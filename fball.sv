==> flow/design.v <==
module fball ( input         Clk,                 
                             Reset,               
                             frame_clk,           
               input [9:0]   DrawX, DrawY,        
					input [1:0]   roomNum, myRoomNum,  
					input [9:0]   startX, startY,	     
               output logic  is_fball,            
					output logic  up_num,				  
					output logic  [8:0] fball_address,   
					output logic  [9:0] Fball_X_Pos, Fball_Y_Pos  
              );
	parameter [9:0] Fball_X_Min = 10'd0;        
   parameter [9:0] Fball_X_Max = 10'd639;      
   parameter [9:0] Fball_Y_Min = 10'd0;        
   parameter [9:0] Fball_Y_Max = 10'd479;      
   logic [9:0] Fball_Size_X;						   
	assign Fball_Size_X = 10'd10;
	logic [9:0] Fball_Size_Y;						   
	assign Fball_Size_Y = 10'd10;
	logic [9:0] Fball_Y_Vel;
	logic normal_functionality;
	logic [9:0] Fball_X_Pos_in, Fball_Y_Pos_in, Fball_Y_Vel_in;
	logic	up_num_in;
	logic [9:0] Clk_counter;
   logic frame_clk_delayed, frame_clk_rising_edge;
   always_ff @ (posedge Clk) begin
      frame_clk_delayed <= frame_clk;
		frame_clk_rising_edge <= (frame_clk == 1'b1) && (frame_clk_delayed == 1'b0);
   end
   always_ff @ (posedge Clk)
   begin
		if (Reset)  
      begin
			Fball_X_Pos <= 800;
         Fball_Y_Pos <= 10'd0;
			Fball_Y_Vel <= 10'd0;
			up_num <= 1'b1;
			Clk_counter <= 10'd0;
			normal_functionality <= 1'b0;
		end
		else if (roomNum == myRoomNum && normal_functionality == 1'b1)  
		begin
			Fball_X_Pos <= Fball_X_Pos_in;
         Fball_Y_Pos <= Fball_Y_Pos_in;
			Fball_Y_Vel <= Fball_Y_Vel_in;
			up_num <= up_num_in;
			normal_functionality <= 1'b1;
			if (Clk_counter > 1000)
				Clk_counter <= 0;
			else
			begin
				if (frame_clk_rising_edge)
					Clk_counter++;
			end
		end
		else if (roomNum == myRoomNum)  
		begin
			Fball_X_Pos <= startX;
         Fball_Y_Pos <= startY;
			Fball_Y_Vel <= 10'd0;
			up_num <= 1'b1;
			Clk_counter <= 10'd0;
			normal_functionality <= 1'b1;
		end
      else									 
      begin
			Fball_X_Pos <= 800;
         Fball_Y_Pos <= 10'd0;
			Fball_Y_Vel <= 10'd0;
			up_num <= up_num_in;
			normal_functionality <= 1'b0;
			if (Clk_counter > 1000)
				Clk_counter <= 0;
			else
			begin
				if (frame_clk_rising_edge)
					Clk_counter++;
			end
		end
	end
   always_comb
   begin
      Fball_X_Pos_in = Fball_X_Pos;
      Fball_Y_Pos_in = Fball_Y_Pos;
		Fball_Y_Vel_in = Fball_Y_Vel;
		up_num_in = up_num;
      if (frame_clk_rising_edge)
      begin
			Fball_X_Pos_in = Fball_X_Pos;
			Fball_Y_Pos_in = Fball_Y_Pos + Fball_Y_Vel;
			Fball_Y_Vel_in = Fball_Y_Vel;
			up_num_in = up_num;
			if (Clk_counter % 10 == 0)
			begin
				if (Fball_Y_Vel == -10'd10)
				begin
					up_num_in = 1'b1;
					Fball_Y_Vel_in = -10'd5;
				end
				else if (Fball_Y_Vel == -10'd5)
				begin
					up_num_in = 1'b1;
					Fball_Y_Vel_in = -10'd3;
				end
				else if (Fball_Y_Vel == -10'd3)
				begin
					up_num_in = 1'b1;
					Fball_Y_Vel_in = 10'd3;
				end
				else if (Fball_Y_Vel == 10'd3)
				begin
					up_num_in = 1'b0;
					Fball_Y_Vel_in = 10'd5;
				end
				else if (Fball_Y_Vel == 10'd5)
				begin	
					up_num_in = 1'b0;
					Fball_Y_Vel_in = 10'd10;
				end
				else if (Fball_Y_Vel == 10'd10)
				begin
					up_num_in = 1'b1;
					Fball_Y_Vel_in = 10'd0;
					Fball_Y_Pos_in = 490;
				end			
				else if (Fball_Y_Vel == 10'd0)
				begin
					up_num_in = 1'b1;
					Fball_Y_Vel_in = -10'd10;
				end
			end
		end
	end
   int DistX, DistY;
   assign DistX = DrawX - Fball_X_Pos + Fball_Size_X;
   assign DistY = DrawY - Fball_Y_Pos + Fball_Size_Y;
   always_comb begin
		if (DistX <= (Fball_Size_X*2) && DistY <= (Fball_Size_Y*2) && DistX >= 10'd0 && DistY >= 10'd0)
			is_fball = 1'b1;
		else
			is_fball = 1'b0;
		if (is_fball == 1'b1)
		begin
			fball_address = DistX + DistY * 21;
		end
		else
			fball_address = 9'b0;  
	end 
endmodule
## Reports on fball

The steps from the RTL of fball to its reports follow in flow order.
Lines are those of the file above, counted from 1.
Operators carry their Yosys type and port widths (W data, S select, Z words).
Library cell names are shortened.
Not given: -

| inputs | value |
|---|---|
| design top | fball |
| clock input | Clk |
| cell library | sky130hd |
| library corner | tt_025C_1v80 |

## Word-level counts

Yosys after proc, flatten, opt, wreduce and memory -nomap, before mapping. Memory bits, and registers merged into a memory's read port (data or address), are not among the register bits. Print and check cells are not counted. Equal cells are merged and count once.

| storage and ports | value |
|---|---|
| register bits after elaboration | 44 |
| bits in latches | 0 |
| RAM bits | 0 |
| memory bits (read-only) | 0 |
| clocked read ports x word width | 0 |
| memories kept | 0 |
| output and inout port bits | 31 |
| word-level cells | 80 |

| operators by class | value |
|---|---|
| add/sub/neg operators | 7 |
| $mul | 1 |
| div/mod/pow operators | 1 |
| $lt $le $gt $ge | 5 |
| equality and inequality tests | 8 |
| shifts and indexed selects | 0 |
| mux-type cells | 38 |
| bitwise logic cells | 2 |
| reduce/logical cells | 10 |

Operators by type and width:

| operator | number |
|---|---|
| $mux W10 | 23 |
| $mul A32 B6 Y9 const B | 1 |
| $mod A10 B4 Y32 const B | 1 |
| $ge A32 B1 Y1 const B | 2 |
| $add A32 B4 Y32 const B | 2 |
| $le A32 B5 Y1 const B | 2 |
| $logic_not A32 Y1 | 1 |
| $eq A10 B10 Y1 const B | 3 |
| $sub A10 B10 Y11 | 2 |
| $mux W1 | 14 |
| $add A10 B1 Y10 const B | 1 |
| $add A10 B10 Y10 | 1 |
| $gt A10 B10 Y1 const B | 1 |
| $eq A10 B2 Y1 const B | 1 |
| $eq A10 B3 Y1 const B | 1 |
| $eq A10 B4 Y1 const B | 1 |
| $logic_not A10 Y1 | 1 |
| $add A9 B9 Y9 | 1 |
| $mux W9 | 1 |
| $reduce_bool A7 Y1 | 1 |
| $logic_and A1 B1 Y1 | 5 |
| $reduce_and A3 Y1 | 1 |
| $not A1 Y1 | 2 |
| $eq A2 B2 Y1 | 1 |
| $ne A2 B2 Y1 const B | 1 |
| $reduce_or A2 Y1 | 1 |

## Depth

Depth = most cells in a row (Yosys ltp): at word level without a register or memory, in the mapped netlist without a sequential cell, where the memories' decode and read muxes count.

| depth | value |
|---|---|
| word-level depth | 12 |
| ABC_AREA | 0 |
| depth in mapped cells | 26 |
| gate-level depth less buffers | 26 |

## Synthesis result

The flow's flattened synthesis, as Yosys stat reports it; memories are mapped. The netlist is that of the ABC_AREA named above (0 if unset); the other value can give another one.

| synthesis totals | value |
|---|---|
| cell count | 784 |
| chip area (Yosys) | 0.0062034 mm² |
| flip-flops | 39 |

Cell types:

| cell | number | total area (µm²) |
|---|---|---|
| ha_1 | 69 | 863.328 |
| dfxtp_1 | 39 | 780.749 |
| xnor2_1 | 45 | 394.128 |
| inv_1 | 77 | 289.027 |
| nor2_1 | 75 | 281.52 |
| a21oi_1 | 46 | 230.221 |
| fa_1 | 11 | 220.211 |
| xor2_1 | 22 | 192.685 |
| nand2_1 | 47 | 176.419 |
| mux2i_1 | 16 | 160.154 |
| o21ai_0 | 30 | 150.144 |
| a21o_1 | 19 | 142.637 |
| nand3_1 | 23 | 115.11 |
| buf_6 | 10 | 112.608 |
| o21bai_1 | 15 | 112.608 |
| nand4_1 | 16 | 100.096 |
| nor3_1 | 19 | 95.091 |
| clkbuf_8 | 6 | 82.579 |

Other cell types: 87; their cells: 199.

## Worst setup path after synthesis

OpenSTA on the mapped netlist: ideal clock, no wires. The path of least setup slack (recovery checks aside). Input and output delay are each 20% of the period. Register names are those of the netlist, which keeps one name where synthesis merged equal registers.

| timing path post-synthesis | value |
|---|---|
| path type | input-to-output |
| start | input port DrawY[0] |
| end | output port fball_address[3] |
| clock period | 10.9 ns |
| external output delay | 2.180 ns |
| arrival | 7.042 ns |
| data required time | 8.720 ns |
| path slack | 1.678 ns |
| path delay | 4.862 ns |
| stages on the path | 23 |
| synthesis period reached | 9.222 ns |

"path delay" is the arrival time less input delay plus setup time.
At an output port there is no setup time.
"stages on the path" counts driving pins, that of a launching flip-flop among them; a cell with two outputs on the path counts twice.
"synthesis period reached" is the clock period less the worst setup slack; recovery checks do not enter. This is arithmetic on one report: input and output delays are still those of the set period (20% each).
Between the ends stands the longest chain of elaborated cells between them, by number of cells; it is not shown to be the way that was timed. Of several equally long chains one is given.
Each line given opens the expression or statement behind the cell; cells for indexed reads and writes are added by Yosys, which also makes memories of some case tables.

| between the ends, post-synthesis | value |
|---|---|
| cells stage by stage | inv_1 > ha_1 > inv_1 > fa_1 > a21oi_1 > nor2_1 > nor2_1 > o21bai_1 > a21oi_1 > o21bai_1 > a21oi_1 > o21bai_1 > a21oi_1 > nand3_1 > ha_1 > or4b_2 > nor3_1 > o2111ai_1 > or4_1 > or3_1 > nor3_1 > nand4_1 > nor3_1 |
| cells in the longest elaborated chain | 8 |
| elaborated cells between the ends (all ways) | 11 |
| source lines of those cells | 4 |
| classes of those cells | 3 x add/sub; 1 x mul; 2 x compare; 2 x mux; 3 x reduce/logical |

Ends and longest elaborated chain, post-synthesis:

| item | RTL line | text |
|---|---|---|
| start, declared | 4 | `input [9:0]   DrawX, DrawY,` |
| $sub A10 B10 Y11 | 136 | `assign DistY = DrawY - Fball_Y_Pos + Fball_Size_Y;` |
| $add A32 B4 Y32 | 136 |  |
| $le A32 B5 Y1 | 138 | `if (DistX <= (Fball_Size_X*2) && DistY <= (Fball_Size_Y*2) && DistX >= 10'd0 && DistY >= 10'd0)` |
| $logic_and A1 B1 Y1 x3 | 138 |  |
| $mux W1 | 138 |  |
| $mux W9 | 142 | `if (is_fball == 1'b1)` |
| end, declared | 9 | `output logic [8:0] fball_address,` |

## Timing after layout

From the final timing report of flow run 1: the path of least setup slack in the routed layout; clock arrival at registers is part of the times.

| timing path post-layout | value |
|---|---|
| path type | input-to-output |
| start | input port DrawY[0] |
| end | output port fball_address[8] |
| clock period | 6.63 ns |
| external output delay | 1.33 ns |
| arrival | 6.17 ns |
| data required time | 5.30 ns |
| path slack | -0.87 ns |
| stages on the path | 27 |

Between the ends stands the longest chain of elaborated cells between them, by number of cells; it is not shown to be the way that was timed. Of several equally long chains one is given.

| between the ends, post-layout | value |
|---|---|
| cells stage by stage | buf_8 > inv_12 > ha_4 > inv_4 > fa_2 > buf_4 > buf_4 > xor2_2 > ha_2 > o21a_1 > xor2_2 > ha_1 > ha_1 > inv_2 > fa_1 > fa_1 > inv_2 > ha_4 > a21oi_4 > o21bai_2 > a21oi_2 > xnor2_2 > xnor2_1 > xnor2_1 > xnor2_1 > nor2_2 > buf_2 |
| cells in the longest elaborated chain | 8 |
| elaborated cells between the ends (all ways) | 11 |
| source lines of those cells | 4 |
| classes of those cells | 3 x add/sub; 1 x mul; 2 x compare; 2 x mux; 3 x reduce/logical |

Ends and longest elaborated chain, post-layout:

| item | RTL line | text |
|---|---|---|
| start, declared | 4 | `input [9:0]   DrawX, DrawY,` |
| $sub A10 B10 Y11 | 136 | `assign DistY = DrawY - Fball_Y_Pos + Fball_Size_Y;` |
| $add A32 B4 Y32 | 136 |  |
| $le A32 B5 Y1 | 138 | `if (DistX <= (Fball_Size_X*2) && DistY <= (Fball_Size_Y*2) && DistX >= 10'd0 && DistY >= 10'd0)` |
| $logic_and A1 B1 Y1 x3 | 138 |  |
| $mux W1 | 138 |  |
| $mux W9 | 142 | `if (is_fball == 1'b1)` |
| end, declared | 9 | `output logic [8:0] fball_address,` |

Ticket comment

Module fball, platform sky130hd: 2 stored runs of the flow (Yosys, OpenROAD) with differing settings, in no particular order. Input and output delays are each 20% of the period that was set; the output load is 0.01 pF.
"period reached" = clock period - worst setup slack. The figure is calculated, with input and output delays left at 20% of the set period.
"worst setup path time": the worst setup path's part of the clock period (all of it between registers, 20% less for each end at a port) less its slack. A launch clock that arrives late makes it longer, a capture clock that arrives late makes it shorter.
"total power after layout" rests on the timing tool's default activity at the inputs, not on a simulated workload.
Among the settings, . means not set for that run.

| item | flow run 1 | flow run 2 |
|---|---|---|
| period_ns | 6.63 | 14.1 |
| CORE_UTILIZATION | 17 | 58 |
| PLACE_DENSITY_LB_ADDON | 0.29 | . |
| CORE_ASPECT_RATIO | 1.93 | 0.52 |
| TNS_END_PERCENT | 70 | . |
| ABC_AREA | 0 | . |
| GPL_TIMING_DRIVEN | 1 | . |
| CTS_CLUSTER_SIZE | 63 | 32 |
| MAX_ROUTING_LAYER | met4 | . |
| CAP_MARGIN | 20 | 20 |
| CORE_MARGIN | 2 | 2 |
| SLEW_MARGIN | 20 | 20 |
| PLACE_DENSITY | . | 0.71 |
| CELL_PAD_IN_SITES_GLOBAL_PLACEMENT | . | 1 |
| GPL_ROUTABILITY_DRIVEN | . | 1 |
| CTS_CLUSTER_DIAMETER | . | 209 |
| chip area after synthesis (Yosys) (mm²) | 0.0062034 | 0.0062034 |
| lowest hold slack (ns) | 0.396 | 0.385 |
| total die area (mm²) | 0.0381186 | 0.0115831 |
| worst setup path time (ns) | 4.85 | 6.47 |
| class of the worst setup path | input-to-output | input-to-output |
| standard-cell area of the final layout (mm²) | 0.0090186 | 0.0070605 |
| total power after layout (µW) | 2380 | 845.6 |
| setup slack of the worst path (ns) | -0.870 | 1.989 |
| period reached (ns) | 7.500 | 12.111 |
| summed negative setup slack (ns) | -7.593 | 0.000 |
| utilization after routing | 0.249 | 0.672 |
